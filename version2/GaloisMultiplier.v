==> flow/design.v <==
module CarrylessMultiplier (mc, mi, product);
input [7:0] mc,mi; 
output [14:0] product; 
assign product[14] = mc[7] & mi[7] ;  
assign product[13] = (mc[6] & mi[7]) ^ (mc[7]&mi[6]);
assign product[12] = (mc[5]&mi[7]) ^ (mc[6]&mi[6]) ^ (mc[7]&mi[5]) ;
assign product[11] = (mc[4]&mi[7]) ^ (mc[5]&mi[6]) ^ (mc[6]&mi[5]) ^ (mc[7]&mi[4]) ;
assign product[10] = (mc[3]&mi[7]) ^ (mc[4]&mi[6]) ^ (mc[5]&mi[5]) ^ (mc[6]&mi[4]) ^ (mc[7]&mi[3]) ;
assign product[9] = (mc[2]&mi[7]) ^ (mc[3]&mi[6]) ^ (mc[4]&mi[5]) ^ (mc[5]&mi[4]) ^ (mc[6]&mi[3]) ^ (mc[7]&mi[2]);
assign product[8] = (mc[1]&mi[7]) ^ (mc[2]&mi[6]) ^ (mc[3]&mi[5]) ^ (mc[4]&mi[4]) ^ (mc[5]&mi[3]) ^ (mc[6]&mi[2]) ^ (mc[7]&mi[1]); 
assign product[7] =(mc[0]&mi[7]) ^(mc[1]&mi[6]) ^(mc[2]&mi[5]) ^(mc[3]&mi[4]) ^(mc[4]&mi[3]) ^(mc[5]&mi[2]) ^(mc[6]&mi[1]) ^(mc[7]&mi[0]);
assign product[6] =(mc[0]&mi[6]) ^(mc[1]&mi[5]) ^(mc[2]&mi[4]) ^(mc[3]&mi[3]) ^(mc[4]&mi[2]) ^(mc[5]&mi[1]) ^(mc[6]&mi[0]);
assign product[5] =(mc[0]&mi[5]) ^(mc[1]&mi[4]) ^(mc[2]&mi[3]) ^(mc[3]&mi[2]) ^(mc[4]&mi[1]) ^(mc[5]&mi[0]);
assign product[4] =(mc[0]&mi[4]) ^(mc[1]&mi[3]) ^(mc[2]&mi[2]) ^(mc[3]&mi[1]) ^(mc[4]&mi[0]);
assign product[3] =(mc[0]&mi[3]) ^(mc[1]&mi[2]) ^(mc[2]&mi[1]) ^(mc[3]&mi[0]);
assign product[2] =(mc[0]&mi[2]) ^(mc[1]&mi[1]) ^(mc[2]&mi[0]);
assign product[1] =(mc[0]&mi[1]) ^(mc[1]&mi[0]);
assign product[0] =(mc[0]&mi[0]); 
endmodule
module GaloisMultiplier (rst, clk, mc, mi, gm_product);
input rst, clk;
input [7:0] mc, mi;
output [7:0] gm_product; 
wire [14:0] out1, out2, out3, out4;
reg [14:0] tmp1,tmp2,tmp3,tmp4;
reg [2:0] cnt;
wire [14:0] cl_product;
CarrylessMultiplier clm (mc, mi, cl_product);
assign out1 = tmp1[7:0] ^ ({8{tmp1[14]}} & 8'b1001_1010 ) ^ ({8{tmp1[13]}} & 8'b0100_1101 ) ^ ({8{tmp1[12]}} & 8'b1010_1011 ) ^ ( {8{tmp1[11]}}& 8'b1101_1000 ) ^ ( {8{tmp1[10]}}& 8'b0110_1100 ) ^ ( {8{tmp1[9]}}& 8'b0011_0110 ) ^ ( {8{tmp1[8]}}& 8'b0001_1011 );
assign out2 = tmp2[7:0] ^ ({8{tmp2[14]}} & 8'b1001_1010 ) ^ ({8{tmp2[13]}} & 8'b0100_1101 ) ^ ({8{tmp2[12]}} & 8'b1010_1011 ) ^ ( {8{tmp2[11]}}& 8'b1101_1000 ) ^ ( {8{tmp2[10]}}& 8'b0110_1100 ) ^ ( {8{tmp2[9]}}& 8'b0011_0110 ) ^ ( {8{tmp2[8]}}& 8'b0001_1011 );
assign out3 = tmp3[7:0] ^ ({8{tmp3[14]}} & 8'b1001_1010 ) ^ ({8{tmp3[13]}} & 8'b0100_1101 ) ^ ({8{tmp3[12]}} & 8'b1010_1011 ) ^ ( {8{tmp3[11]}}& 8'b1101_1000 ) ^ ( {8{tmp3[10]}}& 8'b0110_1100 ) ^ ( {8{tmp3[9]}}& 8'b0011_0110 ) ^ ( {8{tmp3[8]}}& 8'b0001_1011 );
assign out4 = tmp4[7:0] ^ ({8{tmp4[14]}} & 8'b1001_1010 ) ^ ({8{tmp4[13]}} & 8'b0100_1101 ) ^ ({8{tmp4[12]}} & 8'b1010_1011 ) ^ ( {8{tmp4[11]}}& 8'b1101_1000 ) ^ ( {8{tmp4[10]}}& 8'b0110_1100 ) ^ ( {8{tmp4[9]}}& 8'b0011_0110 ) ^ ( {8{tmp4[8]}}& 8'b0001_1011 );
assign gm_product = (cnt==3'd0) ? (out1[7:0] ^ out2[7:0] ^ out3[7:0] ^ out4[7:0]) : 8'd0;
always@ (posedge clk or negedge rst) begin	
	if(!rst) begin 
		cnt<=0;
	end
	else begin	
		case(cnt)
			3'd0: begin cnt<=3'd1; tmp1<=cl_product; end
			3'd1: begin cnt<=3'd2; tmp2<=cl_product; end
			3'd2: begin cnt<=3'd3; tmp3<=cl_product; end
			3'd3: begin cnt<=3'd0; tmp4<=cl_product; end
			default: cnt<=3'd0;
		endcase	
	end
end
endmodule
-- From RTL to reports: GaloisMultiplier
Tool output for the design above, in the order of the flow.
Lines are those of the file above, counted from 1.
Operators: Yosys type, input widths -> output width; for muxes data width and select width s.
Cell names lack the library's common part.
The mark -- stands for no value.
- top module: GaloisMultiplier
- clock: clk
- standard-cell library: sky130hd
- timing corner: tt_025C_1v80

-- Word level
Source: Yosys, flattened and elaborated, memories not mapped. Widths are those after wreduce. Registers that Yosys merges into a memory's read port (data or address) are not register bits. Print and check cells do not count. Equal cells are merged and count once.
- multiplexer cells at 2
- eq/ne operators at 3
- noted bitwise gates (word level): 144
- shift-type cells: 0
- noted multiply operators: 0
- reduce/logical cells: 5
- noted add/subtract/negate cells: 0
- noted div/mod/pow operators: 0
- order comparisons: 0
- operators by type and width (kind ; count):
    $xor 8x8->8 ; 15
    $and 1x1->1 ; 64
    $xor 8x7->8 ; 8
    $xor 1x1->1 ; 49
    $xor 8x5->8 ; 4
    $xor 8x6->8 ; 4
    $reduce_and 2->1 ; 4
    $mux 8 ; 1
    $pmux 2 s3 ; 1
    $eq 2x2->1 const B ; 2
    $logic_not 3->1 ; 1
    $eq 2x1->1 const B ; 1
- noted input port bits: 18
- noted output and inout port bits: 8
- noted memories: 0
- ROM bits: 0
- clocked read ports x word width at 0
- bits in writable memories: 0
- noted word-level cells: 159
- flip-flop bits (word level): 62
- bits in latches: 0

-- Depth
Longest topological path by Yosys (ltp), each cell counted once; first at word level (registers and memories cut), then after technology mapping (sequential cells cut; the memories' decode and read muxes count).
- word-level depth: 11
- ABC_AREA: 0
- mapped depth: 5
- gate-level depth less buffers at 5

-- Netlist
The flow's flattened synthesis, as Yosys stat reports it; memories are mapped. The netlist is that of the ABC_AREA named above (0 if unset); the other value can give another one.
The area totals of this step are shown rounded.
- flip-flop cells: 64
- noted buffer cells: 12
- cell count at 266
- noted chip area (Yosys): 0.0034 mm²
- cells by type (cell type ; count):
    edfxtp_1 ; 60
    xnor2_1 ; 85
    nand2_1 ; 62
    xor2_1 ; 19
    xnor3_1 ; 4
    and2_1 ; 12
    dfrtp_1 ; 3
    xnor2_2 ; 4
    clkbuf_1 ; 12
    xnor2_4 ; 1
    dfstp_2 ; 1
    xor2_2 ; 1
    nor2b_2 ; 1
    nor2b_1 ; 1
By module: a second synthesis without flattening, with its own total; a netlist apart from the flattened one above.
- cells (unflattened synthesis): 267
- area (unflattened synthesis) at 0.0034 mm²
Rows give one instance, submodules left out.
- by module (module ; area (mm²) ; cells ; times used):
    GaloisMultiplier ; 0.0027 ; 141 ; 1
    CarrylessMultiplier ; 0.00075 ; 126 ; 1

-- Timing after synthesis
OpenSTA on the mapped netlist: ideal clock, no wires. The path of least setup slack (recovery checks aside). Input and output delay are each 20% of the period. Register names are those of the netlist, which keeps one name where synthesis merged equal registers.
- path type: register to output
- start point: register tmp2[11]
- end point: output (no name shown)
- noted data required time: 3.104 ns
- noted period: 3.88 ns
- launch time at the first pin: 0.000 ns
- arrival time at 1.630 ns
- buffers on the path: 0
- noted stages: 6
- noted delay of the path: 1.630 ns
- setup slack at 1.474 ns
- period reached after synthesis at 2.406 ns
"delay of the path" is the arrival time less input delay plus setup time.
A path that ends at an output port has no setup time.
"stages" counts driving pins, that of a launching flip-flop among them; a cell with two outputs on the path counts twice.
"period reached after synthesis" = period - worst setup slack (recovery checks aside). The figure is calculated, with input and output delays left at 20% of the set period.
Between the ends stands the longest chain of elaborated cells between them, by number of cells; it is not shown to be the way that was timed. Of several equally long chains one is given.
A line is the first line of the expression or statement that the cell stems from. Yosys adds cells for indexed reads and writes and turns some case tables into memories.
- cell sequence: edfxtp_1 xnor2_1 xnor2_4 xor2_2 xnor3_1 nor2b_2
- length of the longest elaborated chain: 8
- elaborated cells on any way between the ends at 8
- source lines of those cells at 2
- those cells by class: mux: 1; logic: 7
- RTL lines, path after synthesis (element ; RTL line ; RTL):
    start: declaration ; 25 ; reg [14:0] tmp1,tmp2,tmp3,tmp4;
    start: assignment ; 41 ;
    $xor 8x8->8 ; 30 ; assign out2 = tmp2[7:0] ^ ({8{tmp2[14]}} & 8'b1001_1010 ) ^ ({8{tmp2[13]}} & 8'b0100_1101 ) ^ ({8{tmp2[12]}} & ...
    $xor 8x7->8 ; 30 ;
    $xor 8x6->8 ; 30 ;
    $xor 8x5->8 ; 30 ;
    $xor 8x8->8 x3 ; 33 ;
    $mux 8 ; 33 ;
    end: declaration ; 23 ;

-- Path in the finished layout
Path of least setup slack in the final report of run A (OpenROAD, finished layout, wires in). Where an end is a register, its clock arrival counts in the times.
- path type: register to output
- start point: register tmp1[9]
- end point: output (no name shown)
- noted data required time: 1.86 ns
- arrival time at 2.09 ns
- noted stages: 8
- noted period: 2.33 ns
- launch time at the first pin: 0.32 ns
- setup slack at -0.22 ns
- buffers on the path: 2
Between the ends stands the longest chain of elaborated cells between them, by number of cells; it is not shown to be the way that was timed. Of several equally long chains one is given.
- cell sequence: edfxtp_1 xnor2_2 xnor2_2 buf_4 xnor3_2 xnor2_1 and2_1 buf_2
- length of the longest elaborated chain: 6
- elaborated cells on any way between the ends at 6
- source lines of those cells at 2
- those cells by class: mux: 1; logic: 5
- RTL lines, path after layout (element ; RTL line ; RTL):
    start: declaration ; 25 ; reg [14:0] tmp1,tmp2,tmp3,tmp4;
    start: assignment ; 40 ;
    $xor 8x6->8 ; 29 ; assign out1 = tmp1[7:0] ^ ({8{tmp1[14]}} & 8'b1001_1010 ) ^ ({8{tmp1[13]}} & 8'b0100_1101 ) ^ ({8{tmp1[12]}} & ...
    $xor 8x5->8 ; 29 ;
    $xor 8x8->8 x3 ; 33 ;
    $mux 8 ; 33 ;
    end: declaration ; 23 ;

2 stored runs of GaloisMultiplier in the flow (synthesis by Yosys, layout by OpenROAD, sky130hd cells), in arbitrary order. Constraints: input delay and output delay 20% of the set period each, output load 0.01 pF.
"achieved clock period" means the clock period less the worst setup slack. The figure is calculated, with input and output delays left at 20% of the set period.
By "worst path time" is meant the share of the clock period that the worst setup path is allowed (20% is reserved at inputs, 20% at outputs), minus its slack. Clock arrival times at its registers enter into it.
"total design power" rests on the timing tool's default activity at the inputs, not on a simulated workload.
Results are given in rounded form.

Run A
Settings were period_ns = 2.33; CORE_UTILIZATION = 21; SETUP_SLACK_MARGIN = 0.37; PLACE_DENSITY_LB_ADDON = 0.06; CORE_ASPECT_RATIO = 1.22; TNS_END_PERCENT = 85; CTS_CLUSTER_SIZE = 51; SLEW_MARGIN = 40; MIN_ROUTING_LAYER = met1; CAP_MARGIN = 20; CORE_MARGIN = 2
- noted the utilization: 30%
- worst path time at 2.09 ns
- worst setup path kind: register to output
- noted the achieved clock period: 2.553 ns
- standard-cell area after routing at 0.0047 mm²
- synthesized cell area at 0.0034 mm²
- total design power at 3.3 mW
- total negative slack on setup checks at -0.73 ns
- full die area: 0.017 mm²
- setup slack of the critical path: -0.22 ns

Run B
Settings were period_ns = 2.16; CORE_UTILIZATION = 62; PLACE_DENSITY_LB_ADDON = 0.3; CORE_MARGIN = 7; ABC_AREA = 1; GPL_TIMING_DRIVEN = 0; CTS_CLUSTER_DIAMETER = 357; MIN_ROUTING_LAYER = met1; MAX_ROUTING_LAYER = met5; CAP_MARGIN = 20; SLEW_MARGIN = 20
- noted the utilization: 79%
- worst path time at 2.13 ns
- worst setup path kind: register to output
- noted the achieved clock period: 2.562 ns
- standard-cell area after routing at 0.0053 mm²
- synthesized cell area at 0.0043 mm²
- total design power at 2.7 mW
- total negative slack on setup checks at -2.5 ns
- full die area: 0.0095 mm²
- setup slack of the critical path: -0.40 ns
