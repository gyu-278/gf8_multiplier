==> flow/design.v <==
module GF8_Multiplier(
    input  [7:0] A,
    input  [7:0] B,
    output reg [7:0] product
);
    integer i;
    reg [7:0] temp_A;
    reg [7:0] temp_B;
    reg [7:0] p;
    always @(*) begin
        temp_A = A;
        temp_B = B;
        p = 8'h00;
        for (i = 0; i < 8; i = i + 1) begin
            if (temp_B[0] == 1'b1) begin
                p = p ^ temp_A;
            end
            if (temp_A[7] == 1'b1) begin
                temp_A = (temp_A << 1) ^ 8'h1B;
            end else begin
                temp_A = temp_A << 1;
            end
            temp_B = temp_B >> 1;
        end
        product = p;
    end
endmodule
module Matrix_Multiplier_GF8(
    reset,clk,A,B,result
);
    input reset, clk;
    input [7:0] A, B;
    output [7:0] result;
    wire [15:0] product;
    reg [15:0] temp1, temp2, temp3, temp4;
    reg [2:0] cnt;
    GF8_Multiplier mul(.A(A), .B(B), .product(product));
    always @(posedge clk, negedge reset) begin
        if (!reset) begin
            cnt <= 0;
            temp1 <= 0;
            temp2 <= 0;
            temp3 <= 0;
            temp4 <= 0;
        end
        else begin
            case (cnt)
                2'd0 : begin cnt <= 2'd1 ; temp1 <= product; end
                2'd1 : begin cnt <= 2'd2 ; temp2 <= product; end
                2'd2 : begin cnt <= 2'd3 ; temp3 <= product; end
                2'd3 : begin cnt <= 2'd0 ; temp4 <= product; end
                default: cnt <=0;
            endcase
        end    
    end
    assign result = {cnt == 2'd0} ? {temp1 ^ temp2 ^ temp3 ^ temp4} : 16'd0;
endmodule
# Tool chain data of Matrix_Multiplier_GF8
# The steps from the RTL of Matrix_Multiplier_GF8 to its reports follow in flow order.
# Line numbers count from 1 in the design file above.
# Operators carry their Yosys type and port widths (W data, S select, Z words).
# Library cell names are shortened.
# The mark -- stands for no value.
# design
top_module	Matrix_Multiplier_GF8
clock_port	clk
library	sky130hd
pvt_corner	tt_025C_1v80

# After elaboration
# Source: Yosys, flattened and elaborated, memories not mapped. Widths are those after wreduce; folded enables and synchronous resets count as part of the registers. Registers that Yosys merges into a memory's read port (data or address) are not register bits. Print and check cells do not count. Equal cells are merged and count once.
# bits
regBits	34
inputBits	18
output_inout_bits	8
word_cells	43
# op_classes
equal	3
muxes	17
bitwise	17
reduce_and_logical	1
# ops
operator	n
$xor A8 B8 Y8	10
$mux W8	9
$mux W5	7
$not A4 Y4	7
$pmux W2 S3	1
$eq A2 B2 Y1 const B	2
$logic_not A3 Y1	1
$eq A2 B1 Y1 const B	1

# Logic depth
# Depth = most cells in a row (Yosys ltp): at word level without a register or memory, in the mapped netlist without a sequential cell, where the memories' decode and read muxes count.
# logic_depth
depth_word	16
ABC_AREA	0
depth_mapped	7
mapped_depth_nobuf	6

# Netlist
# Yosys stat after the flow's synthesis: flattened, memories mapped to cells. It holds for the ABC_AREA given above (unset counts as 0); a run with the other value may have another netlist.
# types
cell_type	n	area_total_um2
dfrtp_1	35	875.84
xnor2_1	50	437.92
xnor3_1	10	225.216
nand2_1	57	213.955
xor2_1	23	201.443
a21oi_1	33	165.158
xor3_1	6	142.637
nor2_1	34	127.622
and2_1	8	50.048
xor2_2	3	48.797
clkbuf_1	12	45.043
mux2i_1	4	40.038
xor2_4	1	27.526
dfstp_2	1	26.275
buf_4	3	22.522
buf_2	4	20.019
xnor2_2	1	16.266
a22oi_1	2	15.014
# Not listed: further types 6, cells in them 8.
# synth_totals
cells	295
synth_area_um2	2742.6
seqArea_um2	902.1
flip_flops	36
n_buf	22
# The figures by module come from a second, unflattened synthesis with its own total; it is not the netlist above.
# unflattened
hier_cells	274
area_unflattened_um2	2899.0
# Rows give one instance, submodules left out.
# by_module
mod	n_inst	n_cells	area_um2	seq_area_um2
Matrix_Multiplier_GF8	1	105	1567.8	902.1
GF8_Multiplier	1	169	1331.3	0.0

# Worst setup path after synthesis
# Path of least setup slack by OpenSTA after synthesis, without wires, with an ideal clock, recovery checks aside; 20% of the period is set as input and as output delay. Where synthesis merged equal registers, the netlist keeps one of their names.
# synth_timing
path_kind	input to register
from	input port A[4]
to	register temp2[3]
period_ns	2.58
input_delay_ns	0.516
setup_time_ns	0.137
launch_ns	0.516
arrival_time_ns	2.062
required_time_ns	2.443
path_slack_ns	0.381
path_delay_ns	1.683
path_stages	7
path_buffers	1
period_less_setup_slack_ns	2.199
# "path_delay_ns" = arrival - input delay + setup time.
# "path_stages": output pins that drive a net of the path, with the launching flip-flop's if there is one; two outputs of one cell count as two.
# "period_less_setup_slack_ns" = period - worst setup slack (recovery checks aside). The figure is calculated, with input and output delays left at 20% of the set period.
# Between the ends stands the longest chain of elaborated cells between them, by number of cells; it is not shown to be the way that was timed. Of several equally long chains one is given.
# Each line given opens the expression or statement behind the cell; cells for indexed reads and writes are added by Yosys, which also makes memories of some case tables.
# synth_via
cell_sequence	buf_4 > xor2_2 > xor3_1 > nand2_1 > xnor3_1 > xor2_1 > a21oi_1
elab_chain_cells	9
cone_cells	15
lines_between	3
cone_classes	mux: 8; logic: 7
# synth_lines
item	line	source
from (decl)	32	input [7:0] A, B;
$mux W5	18	if (temp_A[7] == 1'b1) begin
$xor A8 B8 Y8	16	p = p ^ temp_A;
$mux W8	15	if (temp_B[0] == 1'b1) begin
$xor A8 B8 Y8	16
$mux W8	15
$xor A8 B8 Y8	16
$mux W8	15
$xor A8 B8 Y8	16
$mux W8	15
to (assign)	42	temp2 <= 0;
to (assign)	49

# Timing after layout
# Path of least setup slack in the final report of run B (OpenROAD, finished layout, wires in). Where an end is a register, its clock arrival counts in the times.
# layout_timing
path_kind	input to register
from	input port A[7]
to	register temp4[4]
period_ns	2.32
input_delay_ns	0.46
setup_time_ns	0.07
launch_ns	0.46
arrival_time_ns	2.47
required_time_ns	2.53
path_slack_ns	0.06
path_stages	9
path_buffers	3
# Between the ends stands the longest chain of elaborated cells between them, by number of cells; it is not shown to be the way that was timed. Of several equally long chains one is given.
# layout_via
cell_sequence	clkbuf_2 > buf_12 > xnor3_2 > buf_4 > xnor2_1 > nand2_1 > xnor3_1 > xnor3_2 > a21oi_1
elab_chain_cells	15
cone_cells	27
lines_between	3
cone_classes	mux: 14; logic: 13
# layout_lines
item	line	source
from (decl)	32	input [7:0] A, B;
$mux W5	18	if (temp_A[7] == 1'b1) begin
$xor A8 B8 Y8	16	p = p ^ temp_A;
$mux W8	15	if (temp_B[0] == 1'b1) begin
$xor A8 B8 Y8	16
$mux W8	15
$xor A8 B8 Y8	16
$mux W8	15
$xor A8 B8 Y8	16
$mux W8	15
$xor A8 B8 Y8	16
$mux W8	15
$xor A8 B8 Y8	16
$mux W8	15
$xor A8 B8 Y8	16
$mux W8	15
to (assign)	44	temp4 <= 0;
to (assign)	51

2 stored runs of Matrix_Multiplier_GF8 in the flow (synthesis by Yosys, layout by OpenROAD, sky130hd cells), in arbitrary order. Constraints: input delay and output delay 20% of the set period each, output load 0.01 pF.
"period_less_ws_ns" is the run's clock period less its worst setup slack. It is reckoned from that one timing run; input and output delays stay at 20% of the period that was set.
"worstPathTime_ns" = time allowed to the worst setup path (clock period - input delay - output delay, where it has them) - its slack; a late launch clock adds to it, a late capture clock takes from it.

Run A, flow files:
==> flow/run.sh <==
#!/bin/bash
# the make line also repeats the synthesis and layout settings of config.mk as NAME=value (left out here)
make -C /OpenROAD-flow-scripts/flow DESIGN_CONFIG=/design/flow/config.mk WORK_HOME=/design/flow/orfs CLKGATE_MAP_FILE= finish
==> flow/config.mk <==
export PLATFORM = sky130hd
export DESIGN_NAME = Matrix_Multiplier_GF8
export DESIGN_NICKNAME = Matrix_Multiplier_GF8
export VERILOG_FILES = /design/flow/design.v
export SDC_FILE = /design/flow/constraint.sdc
export NUM_CORES = 4
export LEC_CHECK = 0
export CAP_MARGIN = 20
export CELL_PAD_IN_SITES_DETAIL_PLACEMENT = 2
export CORE_MARGIN = 2
export CORE_UTILIZATION = 66
export GPL_ROUTABILITY_DRIVEN = 0
export GPL_TIMING_DRIVEN = 0
export PLACE_DENSITY = 0.58
export SETUP_SLACK_MARGIN = -0.1
export SLEW_MARGIN = 20
==> flow/constraint.sdc <==
create_clock -name core_clock -period 2.36 [get_ports {clk}]
set_input_delay 0.4720 -clock core_clock [delete_from_list [all_inputs] [get_ports {clk}]]
set_output_delay 0.4720 -clock core_clock [all_outputs]
set_load 0.01 [all_outputs]

Run A: stopped before the end: placement reported DPL-0033

Run B, flow files:
==> flow/run.sh <==
#!/bin/bash
# the make line also repeats the synthesis and layout settings of config.mk as NAME=value (left out here)
make -C /OpenROAD-flow-scripts/flow DESIGN_CONFIG=/design/flow/config.mk WORK_HOME=/design/flow/orfs CLKGATE_MAP_FILE= finish
==> flow/config.mk <==
export PLATFORM = sky130hd
export DESIGN_NAME = Matrix_Multiplier_GF8
export DESIGN_NICKNAME = Matrix_Multiplier_GF8
export VERILOG_FILES = /design/flow/design.v
export SDC_FILE = /design/flow/constraint.sdc
export NUM_CORES = 4
export LEC_CHECK = 0
export CAP_MARGIN = 20
export CORE_MARGIN = 2
export CORE_UTILIZATION = 40
export SLEW_MARGIN = 20
==> flow/constraint.sdc <==
create_clock -name core_clock -period 2.32 [get_ports {clk}]
set_input_delay 0.4640 -clock core_clock [delete_from_list [all_inputs] [get_ports {clk}]]
set_output_delay 0.4640 -clock core_clock [all_outputs]
set_load 0.01 [all_outputs]

==> results of run B, as CSV <==
result,value
setup_ws_ns,0.060
final_setup_tns_ns,0.000
worstPathTime_ns,1.80
worst_setup_path_type,"input to register"
post_synth_area_um2,2742.6
design_die_area_um2,7535.1
final_cell_area_um2,3569.7
period_less_ws_ns,2.260
utilization_pct,53.1
